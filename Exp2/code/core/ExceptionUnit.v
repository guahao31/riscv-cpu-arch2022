==> flow/design.v <==
`timescale 1ns / 1ps
module CSRRegs(
    input clk, rst,
    input[11:0] raddr, waddr,
    input[31:0] wdata,
    input csr_w,
    input[1:0] csr_wsc_mode,
    output[31:0] rdata,
    output[31:0] mstatus,
    input[31:0] mepc_in,
    input[31:0] mcause_in,
    input[31:0] mtval_in,
    input trap,
    input mret,
    output[31:0] mtvec_out,
    output[31:0] mepc_out
);
    reg[31:0] CSR [0:15];
    wire raddr_valid = raddr[11:7] == 5'h6 && raddr[5:3] == 3'h0;
    wire[3:0] raddr_map = (raddr[6] << 3) + raddr[2:0];
    wire waddr_valid = waddr[11:7] == 5'h6 && waddr[5:3] == 3'h0;
    wire[3:0] waddr_map = (waddr[6] << 3) + waddr[2:0];
    assign mstatus = CSR[0];
    assign rdata = CSR[raddr_map];
    always@(posedge clk or posedge rst) begin
        if(rst) begin
			CSR[0] <= 32'h88;
			CSR[1] <= 0;
			CSR[2] <= 0;
			CSR[3] <= 0;
			CSR[4] <= 32'hfff;
			CSR[5] <= 0;
			CSR[6] <= 0;
			CSR[7] <= 0;
			CSR[8] <= 0;
			CSR[9] <= 0;
			CSR[10] <= 0;
			CSR[11] <= 0;
			CSR[12] <= 0;
			CSR[13] <= 0;
			CSR[14] <= 0;
			CSR[15] <= 0;
		end
        else if(csr_w) begin
            case(csr_wsc_mode)
                2'b01: CSR[waddr_map] = wdata;
                2'b10: CSR[waddr_map] = CSR[waddr_map] | wdata;
                2'b11: CSR[waddr_map] = CSR[waddr_map] & ~wdata;
                default: CSR[waddr_map] = wdata;
            endcase          
        end
        else if(mret) begin
            CSR[9]      <= mepc_in;
            CSR[10]    <= mcause_in;
            CSR[11]     <= mtval_in;
            CSR[0][3]<= CSR[0][7];  
        end
        else if(trap) begin
            CSR[9]      <= mepc_in;
            CSR[10]    <= mcause_in;
            CSR[11]     <= mtval_in;
            CSR[0][7]<= CSR[0][3];
            CSR[0][3]<= 1'b0;  
            CSR[0][12:11]<=2'b11;
        end
    end
    assign mtvec_out    = CSR[5];
    assign mepc_out     = CSR[9];
endmodule
`timescale 1ns / 1ps
module ExceptionUnit(
    input clk, rst,
    input csr_rw_in,
    input[1:0] csr_wsc_mode_in,
    input csr_w_imm_mux,
    input[11:0] csr_rw_addr_in,
    input[31:0] csr_w_data_reg,
    input[4:0] csr_w_data_imm,
    output[31:0] csr_r_data_out,
    input interrupt,
    input illegal_inst,
    input l_access_fault,
    input s_access_fault,
    input ecall_m,
    input mret,
    input[31:0] epc_cur,
    input[31:0] epc_next,
    output[31:0] PC_redirect,
    output redirect_mux,
    output reg_FD_flush, reg_DE_flush, reg_EM_flush, reg_MW_flush, 
    output RegWrite_cancel
);
    reg[11:0] csr_waddr;
    reg[31:0] csr_wdata;
    reg csr_w;
    reg[1:0] csr_wsc;
    reg[11:0] csr_raddr;
    wire[31:0] mstatus;
    wire[31:0] csr_rdata;
    reg[31:0] mepc;
    reg[31:0] mcause;
    reg[31:0] mtval;
    wire[31:0] mtvec_out;
    wire[31:0] mepc_out;
    wire trap_maybe;
    assign trap_maybe = interrupt | (illegal_inst | l_access_fault | s_access_fault) | ecall_m;
    CSRRegs csr(.clk(clk),.rst(rst),.csr_w(csr_w),.raddr(csr_raddr),.waddr(csr_waddr),
        .wdata(csr_wdata),.rdata(csr_rdata),.mstatus(mstatus),.csr_wsc_mode(csr_wsc),
        .mepc_in(mepc), .mcause_in(mcause), .mtval_in(mtval), 
        .trap(mstatus[3] & trap_maybe), .mret(mret),
        .mtvec_out(mtvec_out), .mepc_out(mepc_out));
    always @(*) begin
        if(csr_rw_in) begin
            csr_waddr   <= csr_rw_addr_in;
            csr_wdata   <= csr_w_imm_mux ? csr_w_data_imm : csr_w_data_reg;
            csr_w       <= 1'b1;
            csr_wsc     <= csr_wsc_mode_in;
            csr_raddr   <= csr_rw_addr_in; 
        end else begin
            csr_waddr   <= 0;
            csr_wdata   <= 0;
            csr_w       <= 0;
            csr_wsc     <= 0;
            csr_raddr   <= 0;
        end
    end
    always @(*) begin
        if(mstatus[3]) begin
            if(interrupt) begin
                mepc    <= epc_next;
                mcause  <= (32'h8000000B);
                mtval   <= 0;
            end else if(illegal_inst) begin
                mepc    <= epc_cur;
                mcause  <= (32'h00000002);
                mtval   <= 0;
            end else if(l_access_fault) begin
                mepc    <= epc_cur;
                mcause  <= (32'h00000005);
                mtval   <= 0;
            end else if(s_access_fault) begin
                mepc    <= epc_cur;
                mcause  <= (32'h00000007);
                mtval   <= 0;
            end else if(ecall_m) begin
                mepc    <= epc_cur;
                mcause  <= (32'h0000000B);
                mtval   <= 0;
            end else begin
                mepc    <= 0;
                mcause  <= 0;
                mtval   <= 0;
            end
        end else begin
            mepc    <= 0;
            mcause  <= 0;
            mtval   <= 0;
        end
    end
    reg reg_FD_flush_EU, reg_DE_flush_EU, reg_EM_flush_EU, reg_MW_flush_EU;
    reg RegWrite_cancel_EU;
    always @(*) begin
        if(mstatus[3] & trap_maybe) begin
            reg_FD_flush_EU     <= 1'b1;
            reg_DE_flush_EU     <= 1'b1;
            reg_EM_flush_EU     <= 1'b1;
            reg_MW_flush_EU     <= 1'b1;
            RegWrite_cancel_EU  <= 1'b1;
        end else begin
            reg_FD_flush_EU     <= 0;
            reg_DE_flush_EU     <= 0;
            reg_EM_flush_EU     <= 0;
            reg_MW_flush_EU     <= 0;
            RegWrite_cancel_EU  <= 0;
        end
    end
    assign csr_r_data_out   = csr_rdata;
    assign PC_redirect      = mret ? mepc_out : mtvec_out;
    assign redirect_mux     = mret | (mstatus[3] & trap_maybe);
    assign reg_FD_flush     = reg_FD_flush_EU;
    assign reg_DE_flush     = reg_DE_flush_EU;
    assign reg_EM_flush     = reg_EM_flush_EU;
    assign reg_MW_flush     = reg_MW_flush_EU;
    assign RegWrite_cancel  = RegWrite_cancel_EU;
endmodule
Reports on ExceptionUnit
Tool output for the design above, in the order of the flow.
Lines are those of the file above, counted from 1.
{"block": "setup", "top": "ExceptionUnit", "clock_port": "clk", "cell_library": "sky130hd", "corner": "tt_025C_1v80"}

Elaborated design
Yosys after proc, flatten, opt, wreduce and memory -nomap, before mapping. Print and check cells are not counted. Equal cells are merged and count once.
{"block": "bits", "regBits": 512, "out_inout_bits": 70}
{"block": "op_classes", "add_sub_neg": 1, "n_eq": 30, "muxes": 106, "n_logic": 22, "n_reduce_logical": 37}
{"block": "op_table", "cell": "32-bit 2-to-1 mux", "n": 72}
{"block": "op_table", "cell": "32-bit parallel mux with 2-bit select", "n": 16}
{"block": "op_table", "cell": "32-bit parallel mux with 16-bit select", "n": 1}
{"block": "op_table", "cell": "15-bit OR reduction", "n": 16}
{"block": "op_table", "cell": "32-bit AND", "n": 1}
{"block": "op_table", "cell": "32-bit OR", "n": 1}
{"block": "op_table", "cell": "32-bit NOT", "n": 1}
{"block": "op_table", "cell": "4-bit equality test (second input constant)", "n": 8}
{"block": "op_table", "cell": "2-bit AND reduction", "n": 13}
{"block": "op_table", "cell": "3-bit inequality test (second input constant)", "n": 8}
{"block": "op_table", "cell": "4-bit by 3-bit equality test with 1-bit output (second input constant)", "n": 4}
{"block": "op_table", "cell": "4-bit inequality test (second input constant)", "n": 4}
{"block": "op_table", "cell": "4-bit AND reduction", "n": 4}
{"block": "op_table", "cell": "4-bit 2-to-1 mux", "n": 4}
{"block": "op_table", "cell": "1-bit NOT", "n": 13}
{"block": "op_table", "cell": "4-bit by 2-bit equality test with 1-bit output (second input constant)", "n": 2}
{"block": "op_table", "cell": "2-bit 2-to-1 mux", "n": 4}
{"block": "op_table", "cell": "1-bit 2-to-1 mux", "n": 8}
{"block": "op_table", "cell": "7-bit 2-to-1 mux", "n": 1}
{"block": "op_table", "cell": "1-bit OR", "n": 5}
{"block": "op_table", "cell": "5-bit AND reduction", "n": 1}
{"block": "op_table", "cell": "2-bit equality test (second input constant)", "n": 2}
{"block": "op_table", "cell": "4-bit by 1-bit equality test with 1-bit output (second input constant)", "n": 1}
{"block": "op_table", "cell": "4-bit by 3-bit adder with 4-bit output", "n": 1}
{"block": "op_table", "cell": "4-bit zero test", "n": 1}
{"block": "op_table", "cell": "3-bit nonzero test", "n": 1}
{"block": "op_table", "cell": "2-bit by 1-bit inequality test with 1-bit output (second input constant)", "n": 1}
{"block": "op_table", "cell": "2-bit nonzero test", "n": 1}
{"block": "op_table", "cell": "1-bit AND", "n": 1}

Longest topological paths
Longest topological path by Yosys (ltp), each cell counted once; first at word level (registers and memories cut), then after technology mapping (sequential cells cut; the memories' decode and read muxes count).
{"block": "depth", "word_depth": 10, "abc_area": 0, "ltp_mapped": 13}

Synthesis result
Yosys stat after the flow's synthesis: flattened, memories mapped to cells. It holds for the ABC_AREA given above (unset counts as 0); a run with the other value may have another netlist.
The area totals of this step are shown rounded.
{"block": "by_type", "cell": "sky130_fd_sc_hd__dfrtp_1", "n": 498}
{"block": "by_type", "cell": "sky130_fd_sc_hd__o21ai_0", "n": 467}
{"block": "by_type", "cell": "sky130_fd_sc_hd__nand2_1", "n": 530}
{"block": "by_type", "cell": "sky130_fd_sc_hd__a22oi_1", "n": 176}
{"block": "by_type", "cell": "sky130_fd_sc_hd__clkbuf_1", "n": 160}
{"block": "by_type", "cell": "sky130_fd_sc_hd__mux2_2", "n": 34}
{"block": "by_type", "cell": "sky130_fd_sc_hd__dfstp_2", "n": 14}
{"block": "by_type", "cell": "sky130_fd_sc_hd__nor2_1", "n": 84}
{"block": "by_type", "cell": "sky130_fd_sc_hd__a21oi_1", "n": 55}
{"block": "by_type", "cell": "sky130_fd_sc_hd__nor2b_1", "n": 43}
{"block": "by_type", "cell": "sky130_fd_sc_hd__a31oi_1", "n": 42}
{"block": "by_type", "cell": "sky130_fd_sc_hd__nand4_1", "n": 34}
{"block": "by_type", "cell": "sky130_fd_sc_hd__buf_2", "n": 40}
{"block": "by_type", "cell": "sky130_fd_sc_hd__o21ai_1", "n": 40}
{"block": "by_type", "cell": "sky130_fd_sc_hd__and3_1", "n": 26}
{"block": "by_type", "cell": "sky130_fd_sc_hd__a32oi_1", "n": 18}
{"block": "by_type", "cell": "sky130_fd_sc_hd__buf_6", "n": 13}
{"block": "by_type", "cell": "sky130_fd_sc_hd__a32oi_2", "n": 8}
Other cell types: 44; their cells: 181.
{"block": "mapped", "mapped_cells": 2463, "mapped_area_um2": 23160, "ff_cells": 512, "n_buf": 230}
By module: a second synthesis without flattening, with its own total; a netlist apart from the flattened one above.
{"block": "unflattened", "cells_unflattened": 3571, "hier_area_um2": 31930}
Each row is one instance without its submodules.
{"block": "by_module", "module": "CSRRegs", "n_inst": 1, "cells": 3378, "area_um2": 30360, "seq_area_um2": 12830}
{"block": "by_module", "module": "ExceptionUnit", "n_inst": 1, "cells": 193, "area_um2": 1568, "seq_area_um2": 0.0}

Worst setup path after synthesis
Source: OpenSTA report_checks on the synthesized netlist (no wires, ideal clock, input and output delay 20% of the period each), path of least setup slack; recovery checks are left aside. Register names are those of the netlist, which keeps one name where synthesis merged equal registers.
{"block": "synth_timing", "path_kind": "input port to output port", "startpoint": "in csr_rw_in", "endpoint": "out csr_r_data_out[7]", "tclk_ns": 4.21, "t_first_pin_ns": 0.842, "arrival_time_ns": 2.490, "required_ns": 3.368, "path_slack_ns": 0.878, "delay_ns": 1.648, "driving_pins": 10, "path_buffers": 4, "synth_period_reached_ns": 3.332}
"delay_ns" is the arrival time less input delay plus setup time.
A path that ends at an output port has no setup time.
"driving_pins": output pins that drive a net of the path, with the launching flip-flop's if there is one; two outputs of one cell count as two.
"synth_period_reached_ns" is the clock period less the worst setup slack; recovery checks do not enter. This is arithmetic on one report: input and output delays are still those of the set period (20% each).
The rows between start and end are the longest chain of elaborated cells between them; the timing report does not say that the signal goes this way. Where chains are equally long, one stands for them.
A line is the first line of the expression or statement that the cell stems from. Yosys adds cells for indexed reads and writes and turns some case tables into memories.
{"block": "synth_via", "path_cell_list": "sky130_fd_sc_hd__buf_6 -> sky130_fd_sc_hd__nor2b_4 -> sky130_fd_sc_hd__buf_6 -> sky130_fd_sc_hd__and2_1 -> sky130_fd_sc_hd__buf_2 -> sky130_fd_sc_hd__buf_6 -> sky130_fd_sc_hd__a222oi_1 -> sky130_fd_sc_hd__nand3_1 -> sky130_fd_sc_hd__or3_1 -> sky130_fd_sc_hd__nor2b_1", "elab_chain_cells": 4}
{"block": "synth_lines", "item": "start, declared", "line_no": 73, "text": "input csr_rw_in,"}
{"block": "synth_lines", "item": "7-bit 2-to-1 mux", "line_no": 113, "text": "if(csr_rw_in) begin"}
{"block": "synth_lines", "item": "4-bit by 3-bit adder with 4-bit output", "line_no": 20, "text": "wire[3:0] raddr_map = (raddr[6] << 3) + raddr[2:0];"}
{"block": "synth_lines", "item": "4-bit equality test", "line_no": 24, "text": "assign rdata = CSR[raddr_map];"}
{"block": "synth_lines", "item": "32-bit parallel mux with 16-bit select", "line_no": 24}
{"block": "synth_lines", "item": "end, declared", "line_no": 79, "text": "output[31:0] csr_r_data_out,"}

Path in the finished layout
Path of least setup slack in the final report of run A (OpenROAD, finished layout, wires in). Where an end is a register, its clock arrival counts in the times.
{"block": "layout_timing", "path_kind": "input port to output port", "startpoint": "in csr_rw_in", "endpoint": "out csr_r_data_out[7]", "tclk_ns": 1.91, "t_first_pin_ns": 0.38, "arrival_time_ns": 2.33, "required_ns": 1.53, "path_slack_ns": -0.80, "driving_pins": 12, "path_buffers": 6}
The rows between start and end are the longest chain of elaborated cells between them; the timing report does not say that the signal goes this way. Where chains are equally long, one stands for them.
{"block": "layout_via", "path_cell_list": "sky130_fd_sc_hd__buf_8 -> sky130_fd_sc_hd__buf_12 -> sky130_fd_sc_hd__nor2b_4 -> sky130_fd_sc_hd__buf_12 -> sky130_fd_sc_hd__and2_4 -> sky130_fd_sc_hd__buf_12 -> sky130_fd_sc_hd__buf_12 -> sky130_fd_sc_hd__a22oi_2 -> sky130_fd_sc_hd__nand4_1 -> sky130_fd_sc_hd__or3_4 -> sky130_fd_sc_hd__nor2b_4 -> sky130_fd_sc_hd__buf_6", "elab_chain_cells": 4}
{"block": "layout_lines", "item": "start, declared", "line_no": 73, "text": "input csr_rw_in,"}
{"block": "layout_lines", "item": "7-bit 2-to-1 mux", "line_no": 113, "text": "if(csr_rw_in) begin"}
{"block": "layout_lines", "item": "4-bit by 3-bit adder with 4-bit output", "line_no": 20, "text": "wire[3:0] raddr_map = (raddr[6] << 3) + raddr[2:0];"}
{"block": "layout_lines", "item": "4-bit equality test", "line_no": 24, "text": "assign rdata = CSR[raddr_map];"}
{"block": "layout_lines", "item": "32-bit parallel mux with 16-bit select", "line_no": 24}
{"block": "layout_lines", "item": "end, declared", "line_no": 79, "text": "output[31:0] csr_r_data_out,"}

Stored flow runs of ExceptionUnit (2 of them; Yosys, OpenROAD, sky130hd). They differ in their settings and are not a sequence. Constraints: input delay and output delay 20% of the set period each, output load 0.01 pF.
"timing.achieved_period_ns" = clock period - worst setup slack. The figure is calculated, with input and output delays left at 20% of the set period.
"timing.worst_path_ns" is the time allowed to the run's worst setup path (the clock period less input and output delay, where it has them) less its slack. Clock arrival times count: a late capture clock shortens it, a late launch clock lengthens it.
"power.total_mw" is the tool's figure for a default switching activity; nothing was simulated.
Measured values are rounded.

Run A
==> flow/run.sh <==
#!/bin/bash
# the make line also repeats the synthesis and layout settings of config.mk as NAME=value (left out here)
make -C /OpenROAD-flow-scripts/flow DESIGN_CONFIG=/design/flow/config.mk WORK_HOME=/design/flow/orfs CLKGATE_MAP_FILE= finish
==> flow/config.mk <==
export PLATFORM = sky130hd
export DESIGN_NAME = ExceptionUnit
export DESIGN_NICKNAME = ExceptionUnit
export VERILOG_FILES = /design/flow/design.v
export SDC_FILE = /design/flow/constraint.sdc
export NUM_CORES = 4
export LEC_CHECK = 0
export CAP_MARGIN = 20
export CORE_MARGIN = 6
export CORE_UTILIZATION = 33
export CTS_CLUSTER_SIZE = 20
export GPL_TIMING_DRIVEN = 0
export PLACE_DENSITY_LB_ADDON = 0.13
export SETUP_SLACK_MARGIN = -0.17
export SLEW_MARGIN = 20
==> flow/constraint.sdc <==
create_clock -name core_clock -period 1.91 [get_ports {clk}]
set_input_delay 0.3820 -clock core_clock [delete_from_list [all_inputs] [get_ports {clk}]]
set_output_delay 0.3820 -clock core_clock [all_outputs]
set_load 0.01 [all_outputs]

==> results of run A, as JSON <==
{
  "yosys_chip_area_um2": 23160,
  "total_die_area_um2": 76680,
  "layout_stdcell_area_um2": 35950,
  "fin_util_pct": 52.1,
  "worstSetupSlack_ns": -0.803,
  "tns_ns": -167.3,
  "power.total_mw": 30.96,
  "timing.achieved_period_ns": 2.713,
  "timing.worst_path_ns": 1.95,
  "critical_path_type": "input port to output port"
}

Run B
==> flow/run.sh <==
#!/bin/bash
# the make line also repeats the synthesis and layout settings of config.mk as NAME=value (left out here)
make -C /OpenROAD-flow-scripts/flow DESIGN_CONFIG=/design/flow/config.mk WORK_HOME=/design/flow/orfs CLKGATE_MAP_FILE= finish
==> flow/config.mk <==
export PLATFORM = sky130hd
export DESIGN_NAME = ExceptionUnit
export DESIGN_NICKNAME = ExceptionUnit
export VERILOG_FILES = /design/flow/design.v
export SDC_FILE = /design/flow/constraint.sdc
export NUM_CORES = 4
export LEC_CHECK = 0
export CAP_MARGIN = 20
export CORE_MARGIN = 2
export CORE_UTILIZATION = 59
export SLEW_MARGIN = 20
==> flow/constraint.sdc <==
create_clock -name core_clock -period 3.0 [get_ports {clk}]
set_input_delay 0.6000 -clock core_clock [delete_from_list [all_inputs] [get_ports {clk}]]
set_output_delay 0.6000 -clock core_clock [all_outputs]
set_load 0.01 [all_outputs]

==> results of run B, as JSON <==
{
  "yosys_chip_area_um2": 23160,
  "total_die_area_um2": 40850,
  "layout_stdcell_area_um2": 31330,
  "fin_util_pct": 80.9,
  "worstSetupSlack_ns": -0.100,
  "tns_ns": -0.905,
  "power.total_mw": 18.64,
  "timing.achieved_period_ns": 3.100,
  "timing.worst_path_ns": 1.90,
  "critical_path_type": "input port to output port"
}
